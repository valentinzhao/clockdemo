==> flow/design.v <==
`timescale 1ns/1ns
module timer(
	input i_reset_n,
	input i_clk,
	output [3:0] o_hour_h,
	output [3:0] o_hour_l,
	output [3:0] o_minute_h,
	output [3:0] o_minute_l,
	output [3:0] o_second_h,
	output [3:0] o_second_l
);
	reg [3:0] r_hour_h;
	reg [3:0] r_hour_l;
	reg [3:0] r_minute_h;
	reg [3:0] r_minute_l;
	reg [3:0] r_second_h;
	reg [3:0] r_second_l;
	assign o_hour_h = r_hour_h;
	assign o_hour_l = r_hour_l;
	assign o_minute_h = r_minute_h;
	assign o_minute_l = r_minute_l;
	assign o_second_h = r_second_h;
	assign o_second_l = r_second_l;
	always @(posedge i_clk, negedge i_reset_n)
	begin
		if(1'b0 == i_reset_n)
			r_second_l <= 4'd0;
		else
			if(4'd9 == r_second_l)
				r_second_l <= 4'd0;
			else
				r_second_l <= r_second_l + 4'd1;
	end
	always @(posedge i_clk, negedge i_reset_n)
	begin
		if(1'b0 == i_reset_n)
			r_second_h <= 4'd0;
		else
			if(4'd9 == r_second_l)
				if(4'd5 == r_second_h)
					r_second_h <= 4'd0;
				else
					r_second_h <= r_second_h + 4'd1;
	end
	always @(posedge i_clk, negedge i_reset_n)
	begin
		if(1'b0 == i_reset_n)
			r_minute_l <= 4'd0;
		else
			if(4'd9 == r_second_l && 4'd5 == r_second_h)
				if(4'd9 == r_minute_l || (4'd2 == r_hour_h && 4'd3 == r_hour_l))
					r_minute_l <= 4'd0;
				else
					r_minute_l <= r_minute_l + 4'd1;
	end
	always @(posedge i_clk, negedge i_reset_n)
	begin
		if(1'b0 == i_reset_n)
			r_minute_h <= 4'd0;
		else
			if(4'd9 == r_second_l && 4'd5 == r_second_h && 4'd9 == r_minute_l)
				if(4'd5 == r_minute_h)
					r_minute_h <= 4'd0;
				else
					r_minute_h <= r_minute_h + 4'd1;
	end
	always @(posedge i_clk, negedge i_reset_n)
	begin
		if(1'b0 == i_reset_n)
			r_hour_l <= 4'd0;
		else
			if(4'd9 == r_second_l && 4'd5 == r_second_h && 4'd9 == r_minute_l && 4'd5 == r_minute_h)
				if((4'd9 == r_hour_l) || (4'd2 == r_hour_h) && (4'd3 == r_hour_l))
					r_hour_l <= 4'd0;
				else
					r_hour_l <= r_hour_l + 4'd1;
	end
	always @(posedge i_clk, negedge i_reset_n)
	begin
		if(1'b0 == i_reset_n)
			r_hour_h <= 4'd0;
		else
			if(4'd9 == r_second_l && 4'd5 == r_second_h && 4'd9 == r_minute_l && 4'd5 == r_minute_h && 4'd3 == r_hour_l)
				begin
					if(4'd2 == r_hour_h)
						r_hour_h <= 4'd0;
				end
			else
				begin
					if(4'd9 == r_second_l && 4'd5 == r_second_h && 4'd9 == r_minute_l && 4'd5 == r_minute_h && 4'd9 == r_hour_l)
						r_hour_h <= r_hour_h + 4'd1;
				end
	end
endmodule
* From RTL to reports: timer
The steps from the RTL of timer to its reports follow in flow order. Lines are those of the file above, counted from 1. Library cell names are shortened. A cell with -- has no value.
Set-up: design top timer, clock port i_clk, standard-cell library sky130hd, corner tt_025C_1v80

* After elaboration
Yosys after proc, flatten, opt, wreduce and memory -nomap, before mapping. Memory bits, and registers merged into a memory's read port (data or address), are not among the register bits. Print and check cells are not counted. Equal cells are merged and count once.
Storage and ports: word width x clocked read ports 0, latch bits 0, output and inout bits 24, bits in writable memories 0, memories 0, ROM bits 0, register bits after elaboration 24, bits of input ports 2, cells after elaboration 38
Cells by class: muxes and demuxes 8, $add $sub $neg 6, eq/ne operators 8, $mul 0, reductions and logical operators 10, bitwise logic cells 0, order comparisons 0, shift operators 0, div/mod/pow operators 0
Operator list (number):
- 2-to-1 mux 4 bit | 8
- adder 4 x 1 -> 4 bit (second input constant) | 6
- == test 4 bit (first input constant) | 3
- == test 2 x 4 -> 1 bit (first input constant) | 2
- == test 3 x 4 -> 1 bit (first input constant) | 2
- logical AND 1 bit | 6
- logical OR 1 bit | 2
- inequality test 2 x 1 -> 1 bit (second input constant) | 1
- AND reduction 2 bit | 1
- nonzero test 2 bit | 1

* Logic depth
Yosys ltp: most cells in a row. Word level: on the elaborated netlist, between registers, memories and ports. Mapped: between sequential cells and ports; inverters and the memories' decode and read muxes count.
Depth: depth in word-level cells 7, ABC_AREA 0, depth in mapped cells 7, mapped depth without buffers 6

* Mapped cells and area
The flow's flattened synthesis, as Yosys stat reports it; memories are mapped. The netlist is that of the ABC_AREA named above (0 if unset); the other value can give another one. The area totals of this step are shown rounded.
Cell types:
- dfrtp_1 | number 24, area in all 600.576 µm²
- ha_1 | number 6, area in all 75.072 µm²
- nand3_1 | number 7, area in all 35.034 µm²
- o21ai_0 | number 7, area in all 35.034 µm²
- nand2_1 | number 8, area in all 30.029 µm²
- inv_1 | number 7, area in all 26.275 µm²
- xor2_1 | number 3, area in all 26.275 µm²
- nor2b_1 | number 4, area in all 25.024 µm²
- nor3_1 | number 5, area in all 25.024 µm²
- nand4b_4 | number 1, area in all 23.773 µm²
- nand3b_1 | number 3, area in all 22.522 µm²
- o31ai_1 | number 3, area in all 22.522 µm²
- mux2i_1 | number 2, area in all 20.019 µm²
- nor4bb_1 | number 2, area in all 20.019 µm²
- xnor2_1 | number 2, area in all 17.517 µm²
- a21o_1 | number 2, area in all 15.014 µm²
- nor2_1 | number 4, area in all 15.014 µm²
- o21ai_1 | number 3, area in all 15.014 µm²
Not listed: further types 27, cells in them 31.
Mapped netlist: flip-flop cells 24, standard cells after synthesis 124, synthesis area 0.0013 mm², buffers 3, sequential part of the area 0.0006 mm²

* Worst setup path after synthesis
Source: OpenSTA report_checks on the synthesized netlist (no wires, ideal clock, input and output delay 20% of the period each), path of least setup slack; recovery checks are left aside. Register names are those of the netlist, which keeps one name where synthesis merged equal registers.
Timing path post-synthesis: path kind register -> register, start point register r_minute_l[1], end point register r_hour_h[3], data arrival time 2.034 ns, data required time 3.904 ns, slack 1.870 ns, stages on the path 8, time at the first pin 0.000 ns, library setup time 0.126 ns, path delay 2.160 ns, buffers on the path 1, period 4.03 ns, synthesis period reached 2.16 ns
"path delay" = arrival - input delay + setup time. "stages on the path": output pins that drive a net of the path, with the launching flip-flop's if there is one; two outputs of one cell count as two. "synthesis period reached" = period - worst setup slack (recovery checks aside). The figure is calculated, with input and output delays left at 20% of the set period. Between the ends stands the longest chain of elaborated cells between them, by number of cells; it is not shown to be the way that was timed. Of several equally long chains one is given. A line is the first line of the expression or statement that the cell stems from. Yosys adds cells for indexed reads and writes and turns some case tables into memories. At most two assigning lines are given for a register; there are more.
On the way, post-synthesis: cell sequence dfrtp_1 > inv_1 > ha_1 > nand4b_4 > or3_1 > buf_2 > or3_4 > a221o_1, cells in the longest elaborated chain 6, elaborated cells between the ends (all ways) 10, classes of those cells eq/ne: 2; mux: 2; reduce/logical: 6
RTL lines, path post-synthesis:
- start: declaration | line 15 | reg [3:0] r_minute_l;
- start: assignment | line 48 | r_minute_l <= 4'd0;
- start: assignment | line 54 | r_minute_l <= r_minute_l + 4'd1;
- == test 4 bit | line 90 | if(4'd9 == r_second_l && 4'd5 == r_second_h && 4'd9 == r_minute_l && 4'd5 == r_minute_h && 4'd9 == r_hour_l)
- logical AND 1 bit x3 | line 90
- 2-to-1 mux 4 bit | line 90
- 2-to-1 mux 4 bit | line 83 | if(4'd9 == r_second_l && 4'd5 == r_second_h && 4'd9 == r_minute_l && 4'd5 == r_minute_h && 4'd3 == r_hour_l)
- end: assignment | line 81 | r_hour_h <= 4'd0;
- end: assignment | line 91 | r_hour_h <= r_hour_h + 4'd1;
- end: declaration | line 12 | reg [3:0] r_hour_h;

* Timing after layout
Path of least setup slack in the final report of flow run A (OpenROAD, finished layout, wires in). Where an end is a register, its clock arrival counts in the times.
Timing path post-layout: path kind register -> register, start point register r_second_l[1], end point register r_hour_h[3], time at the first pin 0.30 ns, library setup time 0.10 ns, data arrival time 2.46 ns, stages on the path 6, period 3.44 ns, slack 1.19 ns, data required time 3.65 ns, buffers on the path 1
Between the ends stands the longest chain of elaborated cells between them, by number of cells; it is not shown to be the way that was timed. Of several equally long chains one is given. At most two assigning lines are given for a register; there are more.
On the way, post-layout: cell sequence dfrtp_1 > nor4bb_1 > buf_4 > nand2_1 > or3_4 > a221o_1, cells in the longest elaborated chain 7, elaborated cells between the ends (all ways) 11, classes of those cells eq/ne: 2; mux: 2; reduce/logical: 7
RTL lines, path post-layout:
- start: declaration | line 17 | reg [3:0] r_second_l;
- start: assignment | line 27 | r_second_l <= 4'd0;
- start: assignment | line 32 | r_second_l <= r_second_l + 4'd1;
- == test 4 bit | line 90 | if(4'd9 == r_second_l && 4'd5 == r_second_h && 4'd9 == r_minute_l && 4'd5 == r_minute_h && 4'd9 == r_hour_l)
- logical AND 1 bit x4 | line 90
- 2-to-1 mux 4 bit | line 90
- 2-to-1 mux 4 bit | line 83 | if(4'd9 == r_second_l && 4'd5 == r_second_h && 4'd9 == r_minute_l && 4'd5 == r_minute_h && 4'd3 == r_hour_l)
- end: assignment | line 81 | r_hour_h <= 4'd0;
- end: assignment | line 91 | r_hour_h <= r_hour_h + 4'd1;
- end: declaration | line 12 | reg [3:0] r_hour_h;

Wiki page: timer / flow data

Settings and measured results of 2 stored flow runs for module timer (sky130hd), not sorted in any way. The constraints put input and output delay at 20% of the set period each and load the outputs with 0.01 pF.
By "reached clock period" is meant the clock period of the run minus its worst setup slack. This is arithmetic on one report: input and output delays are still those of the set period (20% each).
"critical setup path time": the worst setup path's part of the clock period (all of it between registers, 20% less for each end at a port) less its slack. A launch clock that arrives late makes it longer, a capture clock that arrives late makes it shorter.
"total power after layout": no workload was simulated; the value follows from the tool's default switching activity.
Measured values are rounded.

* Flow run A | settings: period_ns 3.44; CORE_UTILIZATION 54; SETUP_SLACK_MARGIN 0.55; PLACE_DENSITY_LB_ADDON 0.11; TNS_END_PERCENT 85; CTS_CLUSTER_DIAMETER 226; CAP_MARGIN 40; MAX_ROUTING_LAYER met5; CORE_MARGIN 2; SLEW_MARGIN 20 | results: netlist area reported by Yosys 0.0013 mm²; total die area 0.0028 mm²; standard-cell area of the final layout 0.0016 mm²; final utilization 0.71; worst slack on setup checks 1.2 ns; post-route setup TNS 0.000 ns; total power after layout 0.41 mW; reached clock period 2.251 ns; critical setup path time 2.25 ns; worst setup path kind register -> register
* Flow run B | settings: period_ns 2.21; CORE_UTILIZATION 72; CAP_MARGIN 20; CORE_MARGIN 2; SLEW_MARGIN 20 | results: netlist area reported by Yosys 0.0013 mm²; total die area 0.0021 mm²; standard-cell area of the final layout 0.0017 mm²; final utilization 0.97; worst slack on setup checks -0.17 ns; post-route setup TNS -0.74 ns; total power after layout 0.78 mW; reached clock period 2.378 ns; critical setup path time 2.38 ns; worst setup path kind register -> register
